==> flow/design.v <==
`timescale 1ns / 1ps
module fir #(parameter DWIDTH = 16)
(
  input clk,
  input rstn,
	input signed [DWIDTH-1:0] i_data,
	input i_valid, 
	output o_ready,
	output signed [(2*DWIDTH)-1:0] o_data,
	output o_valid,
	input  i_ready
 );
localparam NUM_TAPS = 15;
wire signed [DWIDTH-1:0] taps[0:NUM_TAPS-1];
wire signed [DWIDTH-1:0] stage_data[0:NUM_TAPS];
wire signed [(2*DWIDTH)-1:0] stage_accdata[0:NUM_TAPS];
assign stage_data[0]    = i_data;
assign stage_accdata[0] = {2*DWIDTH{1'b0}};
assign taps[0]  = 16'hFC9C;   
assign taps[1]  = 16'h0000;   
assign taps[2]  = 16'h05A5;   
assign taps[3]  = 16'h0000;   
assign taps[4]  = 16'hF40C;   
assign taps[5]  = 16'h0000;   
assign taps[6]  = 16'h282D;   
assign taps[7]  = 16'h4000;   
assign taps[8]  = 16'h282D;   
assign taps[9]  = 16'h0000;   
assign taps[10] = 16'hF40C;   
assign taps[11] = 16'h0000;   
assign taps[12] = 16'h05A5;   
assign taps[13] = 16'h0000;   
assign taps[14] = 16'hFC9C;   
genvar i;
generate 
	for (i = 0; i < NUM_TAPS; i = i+1) begin  : stage
		fir_stage #(.DWIDTH(DWIDTH)) u_fir_stage
		(
			.clk       (clk),
			.rstn      (rstn),
			.i_data    (stage_data[i]),
			.coeff     (taps[i]),
			.i_accdata (stage_accdata[i]),
			.o_data    (stage_data[i+1]),
			.o_accdata (stage_accdata[i+1])
		);
	end
endgenerate
assign o_data = stage_accdata[NUM_TAPS];
endmodule
module fir_stage #(parameter DWIDTH = 16)
(
	input clk, 
	input rstn, 
	input signed [DWIDTH-1:0] i_data,
	input signed [DWIDTH-1:0] coeff,
	input signed [(2*DWIDTH)-1:0] i_accdata,
	output signed [DWIDTH-1:0]     o_data,
	output signed [(2*DWIDTH)-1:0] o_accdata
);
reg signed [DWIDTH-1:0]     xin_d;		 
reg signed [(2*DWIDTH)-1:0] a_data;    
always @(posedge clk) begin
	if (!rstn) begin
		xin_d  <= {DWIDTH{1'b0}};
		a_data <= {2*DWIDTH{1'b0}};
	end else begin
		xin_d  <= i_data;
		a_data <= i_accdata + (i_data * coeff);
	end
end
assign o_accdata = a_data;
assign o_data    = xin_d;
endmodule
# == Reports on fir ==
# What the tools print for fir, step after step.
# Line numbers count from 1 in the design file above.
# Operators carry their Yosys type and port widths (W data, S select, Z words).
# Not given: -
# setup
design,fir
clock_port,clk
cell_library,sky130hd
pvt_corner,tt_025C_1v80

# == After elaboration ==
# Counts by Yosys on the flattened word-level netlist (proc, flatten, opt, wreduce). Print and check cells are left out. Cells with the same type and inputs are merged into one.
# bits
latch_bits,0
output_inout_bits,34
ff_bits,700
rom_bits,0
input_bits,20
memories,0
mem_bits_rw,0
clocked_rd_ports_x_width,0
# op_classes
addsub,8
n_shift,0
div_mod_pow,0
reduce_and_logical,0
compare,0
n_logic,0
eq_ne,0
multipliers,8
mux,0
# op_table
operator,n
$mul A16 B15 Y31 const B,2
$mul A16 B12 Y28 const B,2
$mul A16 B11 Y27 const B,2
$mul A16 B9 Y25 const B,2
$add A32 B32 Y32,7
$add A32 B30 Y32,1

# == Logic depth ==
# Depth = most cells in a row (Yosys ltp): at word level without a register or memory, in the mapped netlist without a sequential cell, where the memories' decode and read muxes count.
# depth
ltp_word,2
ABC_AREA,0
ltp_mapped,33
ltp_nobuf,32

# == Synthesis result ==
# Source: synth_stat.txt of the flow (Yosys; design flattened, memories mapped). It holds for the ABC_AREA given above (unset counts as 0); a run with the other value may have another netlist.
# The area totals of this step are shown rounded.
# by_type
type,n,type_area_um2
sky130_fd_sc_hd__dfxtp_1,669,1.34E+04
sky130_fd_sc_hd__ha_1,1012,1.27E+04
sky130_fd_sc_hd__fa_1,377,7.55E+03
sky130_fd_sc_hd__inv_1,961,3607.21
sky130_fd_sc_hd__and2_1,405,2533.68
sky130_fd_sc_hd__xnor2_1,204,1.79E+03
sky130_fd_sc_hd__nor2_1,408,1.53E+03
sky130_fd_sc_hd__a21oi_1,268,1.34E+03
sky130_fd_sc_hd__a21o_1,161,1.21E+03
sky130_fd_sc_hd__xor2_1,108,945.907
sky130_fd_sc_hd__o21ai_0,146,730.701
sky130_fd_sc_hd__nand2_1,147,551.779
sky130_fd_sc_hd__nor3_1,94,470.451
sky130_fd_sc_hd__o21a_1,58,435.418
sky130_fd_sc_hd__clkbuf_1,88,330.317
sky130_fd_sc_hd__nand3_1,66,330.317
sky130_fd_sc_hd__nor2b_1,51,319.056
sky130_fd_sc_hd__nand2b_1,49,306.544
# Not listed: further types 71, cells in them 478.
# synth_totals
cell_count,5750
synth_area_mm2,0.0538
flip_flops,669
# By module: a second synthesis without flattening, with its own total; a netlist apart from the flattened one above.
# hier_totals
hier_cells,19534
hier_area_mm2,0.183
# Each row is one instance without its submodules.
# by_module
mod,instances,seq_area_mm2,area_mm2,cells
fir_stage #(DWIDTH=16),15,0.000961,0.0122,1302
fir,1,0,0.0000225,4

# == Timing after synthesis ==
# Path of least setup slack by OpenSTA after synthesis, without wires, with an ideal clock, recovery checks aside; 20% of the period is set as input and as output delay. Where synthesis merged equal registers, the netlist keeps one of their names.
# synth_path
path_kind,register to register
startpoint,register stage[5].u_fir_stage.xin_d[15]
endpoint,register stage[6].u_fir_stage.a_data[31]
n_path_buf,1
path_slack_ns,0.674
setup_ns,0.128
launch_ns,0.000
clock_period_ns,7.49
required_ns,7.362
path_delay_ns,6.817
arrival_time_ns,6.689
driving_pins,27
synth_period_reached_ns,6.816
# "path_delay_ns" is the arrival time less input delay plus setup time.
# "driving_pins": output pins that drive a net of the path, with the launching flip-flop's if there is one; two outputs of one cell count as two.
# "synth_period_reached_ns" is the clock period less the worst setup slack; recovery checks do not enter. This is arithmetic on one report: input and output delays are still those of the set period (20% each).
# Between the ends stands the longest chain of elaborated cells between them, by number of cells; it is not shown to be the way that was timed. Of several equally long chains one is given.
# Each line given opens the expression or statement behind the cell; cells for indexed reads and writes are added by Yosys, which also makes memories of some case tables.
# synth_via
cell_sequence,sky130_fd_sc_hd__dfxtp_1 sky130_fd_sc_hd__ha_1 sky130_fd_sc_hd__fa_1 sky130_fd_sc_hd__ha_1 sky130_fd_sc_hd__fa_1 sky130_fd_sc_hd__fa_1 sky130_fd_sc_hd__inv_1 sky130_fd_sc_hd__fa_1 sky130_fd_sc_hd__inv_1 sky130_fd_sc_hd__ha_1 sky130_fd_sc_hd__nor2b_1 sky130_fd_sc_hd__or4_1 sky130_fd_sc_hd__o21ai_0 sky130_fd_sc_hd__a21oi_1 sky130_fd_sc_hd__xor2_1 sky130_fd_sc_hd__ha_1 sky130_fd_sc_hd__clkbuf_1 sky130_fd_sc_hd__and4_1 sky130_fd_sc_hd__nand3_1 sky130_fd_sc_hd__nor3_1 sky130_fd_sc_hd__o21ai_0 sky130_fd_sc_hd__a41oi_1 sky130_fd_sc_hd__o21ai_1 sky130_fd_sc_hd__o21ai_0 sky130_fd_sc_hd__a31oi_1 sky130_fd_sc_hd__xor2_1 sky130_fd_sc_hd__nor2_1
elab_chain_cells,2
cone_cells,2
lines_between,1
classes_between,add/sub: 1; mul: 1
# synth_rtl
element,line,rtl
"start, declared",61,reg signed [DWIDTH-1:0] xin_d;
"start, assigned",65,xin_d <= {DWIDTH{1'b0}};
"start, assigned",68,xin_d <= i_data;
$mul A16 B15 Y31,69,a_data <= i_accdata + (i_data * coeff);
$add A32 B32 Y32,69,
"end, assigned",66,a_data <= {2*DWIDTH{1'b0}};
"end, assigned",69,
"end, declared",62,reg signed [(2*DWIDTH)-1:0] a_data;

# == Worst path after layout ==
# From the final timing report of job 1: the path of least setup slack in the routed layout; clock arrival at registers is part of the times.
# layout_path
path_kind,register to register
startpoint,register stage[7].u_fir_stage.xin_d[12]
endpoint,register stage[8].u_fir_stage.a_data[30]
driving_pins,30
n_path_buf,2
setup_ns,0.14
required_ns,8.04
launch_ns,0.65
arrival_time_ns,6.92
path_slack_ns,1.11
clock_period_ns,7.52
# Between the ends stands the longest chain of elaborated cells between them, by number of cells; it is not shown to be the way that was timed. Of several equally long chains one is given.
# layout_via
cell_sequence,sky130_fd_sc_hd__dfxtp_4 sky130_fd_sc_hd__ha_4 sky130_fd_sc_hd__xor2_4 sky130_fd_sc_hd__ha_4 sky130_fd_sc_hd__ha_4 sky130_fd_sc_hd__inv_2 sky130_fd_sc_hd__fa_1 sky130_fd_sc_hd__inv_1 sky130_fd_sc_hd__fa_1 sky130_fd_sc_hd__inv_2 sky130_fd_sc_hd__fa_1 sky130_fd_sc_hd__inv_2 sky130_fd_sc_hd__ha_4 sky130_fd_sc_hd__buf_6 sky130_fd_sc_hd__nand3_4 sky130_fd_sc_hd__o32ai_2 sky130_fd_sc_hd__a211o_1 sky130_fd_sc_hd__a31oi_4 sky130_fd_sc_hd__buf_6 sky130_fd_sc_hd__o31a_1 sky130_fd_sc_hd__o21a_1 sky130_fd_sc_hd__xnor2_2 sky130_fd_sc_hd__ha_1 sky130_fd_sc_hd__a21o_1 sky130_fd_sc_hd__a21o_1 sky130_fd_sc_hd__a21oi_1 sky130_fd_sc_hd__o21bai_1 sky130_fd_sc_hd__a221oi_2 sky130_fd_sc_hd__xor2_1 sky130_fd_sc_hd__nor2_1
elab_chain_cells,2
cone_cells,2
lines_between,1
classes_between,add/sub: 1; mul: 1
# layout_rtl
element,line,rtl
"start, declared",61,reg signed [DWIDTH-1:0] xin_d;
"start, assigned",65,xin_d <= {DWIDTH{1'b0}};
"start, assigned",68,xin_d <= i_data;
$mul A16 B15 Y31,69,a_data <= i_accdata + (i_data * coeff);
$add A32 B32 Y32,69,
"end, assigned",66,a_data <= {2*DWIDTH{1'b0}};
"end, assigned",69,
"end, declared",62,reg signed [(2*DWIDTH)-1:0] a_data;

# Record of 2 stored runs of the RTL-to-layout flow on fir, platform sky130hd. The runs are unordered. Constraints: input delay and output delay 20% of the set period each, output load 0.01 pF.
# "worst_path_ns" is the time allowed to the run's worst setup path (the clock period less input and output delay, where it has them) less its slack. Clock arrival times count: a late capture clock shortens it, a late launch clock lengthens it.
# "design_power_mw" rests on the timing tool's default activity at the inputs, not on a simulated workload.
# Results are given in rounded form.
# Among the settings, -- means not set for that run.
setting or result,job 1,job 2
period_ns,7.52,9.82
SETUP_SLACK_MARGIN,1.84,1.01
CAP_MARGIN,20,35
CORE_MARGIN,2,9
CORE_UTILIZATION,40,29
SLEW_MARGIN,20,20
PLACE_DENSITY_LB_ADDON,--,0.12
HOLD_SLACK_MARGIN,--,-0.03
CORE_ASPECT_RATIO,--,1.71
CELL_PAD_IN_SITES_GLOBAL_PLACEMENT,--,0
ABC_AREA,--,0
GPL_TIMING_DRIVEN,--,1
CTS_CLUSTER_SIZE,--,20
CTS_CLUSTER_DIAMETER,--,49
MIN_ROUTING_LAYER,--,met1
MAX_ROUTING_LAYER,--,met5
stdcell_area_mm2,0.0653,0.06
worst_setup_slack_ns,1.11,2.21
fin_hold_ws_ns,0.409,0.389
design_power_mw,10.8,8.10
worst_path_ns,6.41,7.61
worst_setup_path_type,register to register,register to register
yosys.chip_area_mm2,0.0538,0.0538
total_die_area_mm2,0.138,0.202
